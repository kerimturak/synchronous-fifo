==> flow/design.v <==
module count_fifo #(  
    parameter DATA_WIDTH = 4,   
    parameter FIFO_DEPTH = 4   
)(
    input  logic clk,           
    input  logic rst,           
    input  logic write_en,      
    input  logic read_en,       
    input  logic [DATA_WIDTH-1:0] write_data,  
    output logic [DATA_WIDTH-1:0] read_data,   
    output logic full,           
    output logic empty           
);
    localparam ADDR_WIDTH = $clog2(FIFO_DEPTH);  
    logic [DATA_WIDTH-1:0] fifo_mem [FIFO_DEPTH];  
    logic [ADDR_WIDTH-1:0] write_ptr, read_ptr;        
    logic [ADDR_WIDTH:0] fifo_count;                   
    always_ff @(posedge clk) begin
        if (rst) begin
            write_ptr <= 0;
            read_ptr <= 0;
            read_data <= 0;
            fifo_count <= 0;
        end else begin
            case ({write_en, read_en})
                2'b10: fifo_count <= fifo_count + 1;  
                2'b01: fifo_count <= fifo_count - 1;  
                default: fifo_count <= fifo_count;    
            endcase
            if (write_en && !full) begin
                fifo_mem[write_ptr] <= write_data;
                write_ptr <= write_ptr + 1;
            end
            if (read_en && !empty) begin
                read_data <= fifo_mem[read_ptr];
                read_ptr <= read_ptr + 1;
            end
        end
    end
    assign full  = (fifo_count == FIFO_DEPTH);
    assign empty = (fifo_count == 0);
endmodule
module le_fifo#(  
    parameter DATA_WIDTH = 4,   
    parameter FIFO_DEPTH = 4   
)(
    input  logic clk,           
    input  logic rst,           
    input  logic write_en,      
    input  logic read_en,       
    input  logic [DATA_WIDTH-1:0] write_data,  
    output logic [DATA_WIDTH-1:0] read_data,   
    output logic full,           
    output logic empty           
);
    localparam ADDR_WIDTH = $clog2(FIFO_DEPTH);  
    logic [DATA_WIDTH-1:0] fifo_mem [FIFO_DEPTH];  
    logic [ADDR_WIDTH-1:0] write_ptr, read_ptr;        
    logic wrap_around;
    always_ff @(posedge clk) begin
        if (rst) begin
            write_ptr <= 0;
            read_ptr <= 0;
            read_data <= 0;
        end else begin
            if (write_en && !full) begin
                fifo_mem[write_ptr] <= write_data;
                write_ptr <= write_ptr + 1;
            end
            if (read_en && !empty) begin
                read_data <= fifo_mem[read_ptr];
                read_ptr <= read_ptr + 1;
            end
        end
    end
    assign full = ((write_ptr+1'b1) == read_ptr);  
    assign empty = (write_ptr == read_ptr);
endmodule
module wbit_fifo#(   
    parameter DATA_WIDTH = 4,   
    parameter FIFO_DEPTH = 4   
)(
    input  logic clk,           
    input  logic rst,           
    input  logic write_en,      
    input  logic read_en,       
    input  logic [DATA_WIDTH-1:0] write_data,  
    output logic [DATA_WIDTH-1:0] read_data,   
    output logic full,           
    output logic empty           
);
    localparam ADDR_WIDTH = $clog2(FIFO_DEPTH);  
    logic [DATA_WIDTH-1:0] fifo_mem [FIFO_DEPTH];  
    logic [ADDR_WIDTH:0] write_ptr, read_ptr;        
    logic wrap_around;
    always_ff @(posedge clk) begin
        if (rst) begin
            write_ptr <= 0;
            read_ptr <= 0;
            read_data <= 0;
        end else begin
            if (write_en && !full) begin
                fifo_mem[write_ptr[ADDR_WIDTH-1:0]] <= write_data;
                write_ptr <= write_ptr + 1;
            end
            if (read_en && !empty) begin
                read_data <= fifo_mem[read_ptr[ADDR_WIDTH-1:0]];
                read_ptr <= read_ptr + 1;
            end
        end
    end
    assign wrap_around  = (write_ptr[ADDR_WIDTH] ^ read_ptr[ADDR_WIDTH]);
    assign full = wrap_around & (write_ptr[ADDR_WIDTH-1:0] == read_ptr[ADDR_WIDTH-1:0]);
    assign empty = (write_ptr == read_ptr);
endmodule
== From RTL to reports: le_fifo ==
What the tools print for le_fifo, step after step.
Line numbers count from 1 in the design file above.
Cell names lack the library's common part.
The mark -- stands for no value.

* Top module: le_fifo
* Clock: clk
* Cell library: sky130hd
* Timing corner: tt_025C_1v80

== After elaboration ==
Source: Yosys, flattened and elaborated, memories not mapped. Widths are those after wreduce; folded enables and synchronous resets count as part of the registers. Registers that Yosys merges into a memory's read port (data or address) are not register bits. Print and check cells do not count.
Yosys's memory passes give these memory sizes; they may raise the number of words (mostly to a power of two), join words into wider ones and drop unused or constant bits.

* Eq/ne operators: 2
* Mux-type cells: 6
* Add/subtract/negate cells: 3
* Reductions and logical operators: 4

{| class="wikitable"
|+ Operator list
! cell !! number
|-
| two-way mux 4 bit || 2
|-
| adder 2 x 1 -> 2 bit (second input constant) || 3
|-
| == test 2 bit || 2
|-
| two-way mux 2 bit || 2
|-
| logical AND 1 bit || 2
|-
| zero test 1 bit || 2
|-
| two-way mux 1 bit || 2
|}

* Clocked read ports x word width: 4
* Memory bits (writable): 16
* Bits of input ports: 8
* Output and inout port bits: 6
* Register bits after elaboration: 4
* Memories: 1

{| class="wikitable"
|+ Memory list
! memory !! depth !! bits a word !! read ports !! wr ports !! RTL line !! RTL
|-
| fifo_mem || 4 || 4 || 1 || 1 || 57 || <nowiki>logic [DATA_WIDTH-1:0] fifo_mem [FIFO_DEPTH];</nowiki>
|}

== Longest topological paths ==
Longest topological path by Yosys (ltp), each cell counted once; first at word level (registers and memories cut), then after technology mapping (sequential cells cut; the memories' decode and read muxes count).

* Depth after elaboration: 6
* ABC_AREA: 0
* Gate-level depth with buffers: 6

== Netlist ==
Source: synth_stat.txt of the flow (Yosys; design flattened, memories mapped). It holds for the ABC_AREA given above (unset counts as 0); a run with the other value may have another netlist.

* Flip-flops: 24
* Mapped area: 1156.1 um^2
* Buffers: 4
* Standard cells after synthesis: 85

{| class="wikitable"
|+ Cells by type
! cell type !! number !! total area (um^2)
|-
| edfxtp_1 || 16 || 480.461
|-
| dfxtp_1 || 8 || 160.154
|-
| mux4_2 || 4 || 90.086
|-
| ha_1 || 4 || 50.048
|-
| xor2_4 || 1 || 27.526
|-
| inv_1 || 7 || 26.275
|-
| o311ai_1 || 3 || 26.275
|-
| and2_1 || 4 || 25.024
|-
| o211ai_1 || 3 || 22.522
|-
| or4_1 || 3 || 22.522
|-
| xor2_2 || 1 || 16.266
|-
| a21oi_1 || 3 || 15.014
|-
| nor2b_1 || 2 || 12.512
|-
| buf_6 || 1 || 11.261
|-
| mux2_1 || 1 || 11.261
|-
| mux2_2 || 1 || 11.261
|-
| nor2_1 || 3 || 11.261
|-
| a311o_1 || 1 || 10.01
|}

Other cell types: 18; their cells: 19.

== Timing after synthesis ==
Path of least setup slack by OpenSTA after synthesis, without wires, with an ideal clock, recovery checks aside; 20% of the period is set as input and as output delay. Where synthesis merged equal registers, the netlist keeps one of their names.

* Path type: reg2reg
* Start: register write_ptr[0]
* End: memory fifo_mem[2][0]
* Clock period: 1.88 ns
* Library setup time: 0.309 ns
* Path buffers: 1
* Data required time: 1.571 ns
* Launch time at the first pin: 0.000 ns
* Slack: 0.039 ns
* Path delay: 1.841 ns
* Arrival: 1.532 ns
* Stages: 7
* Synthesis period reached: 1.841 ns

"path delay" = arrival - input delay + setup time.
"stages" counts driving pins, that of a launching flip-flop among them; a cell with two outputs on the path counts twice.
"synthesis period reached" = period - worst setup slack (recovery checks aside). The figure is calculated, with input and output delays left at 20% of the set period.
The rows between start and end are the longest chain of elaborated cells between them; the timing report does not say that the signal goes this way. Where chains are equally long, one stands for them.
A line is the first line of the expression or statement that the cell stems from. Yosys adds cells for indexed reads and writes and turns some case tables into memories.
Only ways into the end's enable, where the timed path ends, are counted here.

* Cell sequence: dfxtp_1 buf_2 inv_1 ha_1 xor2_1 o21ba_2 and2_1
* Length of the longest elaborated chain: 6
* Elaborated cells on any way between the ends: 8
* RTL lines with such cells: 3
* Those cells by class: add/sub: 1; eq/ne: 1; mux: 4; reduce/logical: 2

{| class="wikitable"
|+ Ends and longest elaborated chain, post-synthesis
! item !! RTL line !! RTL
|-
| start, declared || 58 || <nowiki>logic [ADDR_WIDTH-1:0] write_ptr, read_ptr;</nowiki>
|-
| start, assigned || 62 || <nowiki>write_ptr <= 0;</nowiki>
|-
| start, assigned || 68 || <nowiki>write_ptr <= write_ptr + 1;</nowiki>
|-
| adder 2 x 1 -> 2 bit || 76 || <nowiki>assign full = ((write_ptr+1'b1) == read_ptr);</nowiki>
|-
| == test 2 bit || 76 ||
|-
| zero test 1 bit || 66 || <nowiki>if (write_en && !full) begin</nowiki>
|-
| logical AND 1 bit || 66 ||
|-
| two-way mux 2 bit || 66 ||
|-
| two-way mux 2 bit || 61 || <nowiki>if (rst) begin</nowiki>
|-
| end, declared || 57 || <nowiki>logic [DATA_WIDTH-1:0] fifo_mem [FIFO_DEPTH];</nowiki>
|}

== Timing after layout ==
Path of least setup slack in the final report of flow run A (OpenROAD, finished layout, wires in). Where an end is a register, its clock arrival counts in the times.

* Path type: reg2out
* Start: register write_ptr[1]
* End: output full
* Stages: 6
* Launch time at the first pin: 0.32 ns
* Path buffers: 1
* Clock period: 3.58 ns
* Arrival: 1.77 ns
* Data required time: 2.86 ns
* Slack: 1.09 ns

The rows between start and end are the longest chain of elaborated cells between them; the timing report does not say that the signal goes this way. Where chains are equally long, one stands for them.

* Cell sequence: dfxtp_4 inv_1 ha_1 xor2_1 nor2_1 dlygate4sd2_1
* Length of the longest elaborated chain: 2
* Elaborated cells on any way between the ends: 2
* RTL lines with such cells: 1
* Those cells by class: add/sub: 1; eq/ne: 1

{| class="wikitable"
|+ Ends and longest elaborated chain, after layout
! item !! RTL line !! RTL
|-
| start, declared || 58 || <nowiki>logic [ADDR_WIDTH-1:0] write_ptr, read_ptr;</nowiki>
|-
| start, assigned || 62 || <nowiki>write_ptr <= 0;</nowiki>
|-
| start, assigned || 68 || <nowiki>write_ptr <= write_ptr + 1;</nowiki>
|-
| adder 2 x 1 -> 2 bit || 76 || <nowiki>assign full = ((write_ptr+1'b1) == read_ptr);</nowiki>
|-
| == test 2 bit || 76 ||
|-
| end, declared || 53 || <nowiki>output logic full,</nowiki>
|}

Design le_fifo on sky130hd. What follows are 2 stored runs of the flow, each under its own settings; their order means nothing. The constraints put input and output delay at 20% of the set period each and load the outputs with 0.01 pF.
By "time on the worst setup path" is meant the share of the clock period that the worst setup path is allowed (20% is reserved at inputs, 20% at outputs), minus its slack. Clock arrival times at its registers enter into it.
"total power of the final layout": no workload was simulated; the value follows from the tool's default switching activity.

=== Flow run A ===
{| class="wikitable"
! Setting !! Value
|-
| period_ns || 3.58
|-
| CORE_UTILIZATION || 44
|-
| SETUP_SLACK_MARGIN || 0.91
|-
| PLACE_DENSITY_LB_ADDON || 0.04
|-
| CORE_ASPECT_RATIO || 1.02
|-
| CORE_MARGIN || 7
|-
| TNS_END_PERCENT || 15
|-
| GPL_ROUTABILITY_DRIVEN || 1
|-
| CTS_CLUSTER_SIZE || 65
|-
| CTS_CLUSTER_DIAMETER || 346
|-
| SLEW_MARGIN || 40
|-
| MAX_ROUTING_LAYER || met5
|-
| CAP_MARGIN || 20
|-
! Result !! Value
|-
| Area of the synthesized netlist || 1156.1 um^2
|-
| Smallest setup slack || 1.090 ns
|-
| Total power of the final layout || 1045 uW
|-
| Overall die area || 4258.9 um^2
|-
| Utilization after layout || 55.9 %
|-
| Summed negative setup slack || 0.000 ns
|-
| Time on the worst setup path || 1.77 ns
|-
| Worst setup path type || reg2out
|-
| Standard-cell area of the final layout || 1372.6 um^2
|}

=== Flow run B ===
{| class="wikitable"
! Setting !! Value
|-
| period_ns || 1.63
|-
| CORE_UTILIZATION || 57
|-
| SETUP_SLACK_MARGIN || 0.35
|-
| CORE_ASPECT_RATIO || 0.75
|-
| CORE_MARGIN || 5
|-
| CELL_PAD_IN_SITES_GLOBAL_PLACEMENT || 3
|-
| GPL_ROUTABILITY_DRIVEN || 0
|-
| CTS_CLUSTER_SIZE || 50
|-
| SLEW_MARGIN || 30
|-
| CAP_MARGIN || 20
|}
Stopped before the end: placement reported GPL-0301.
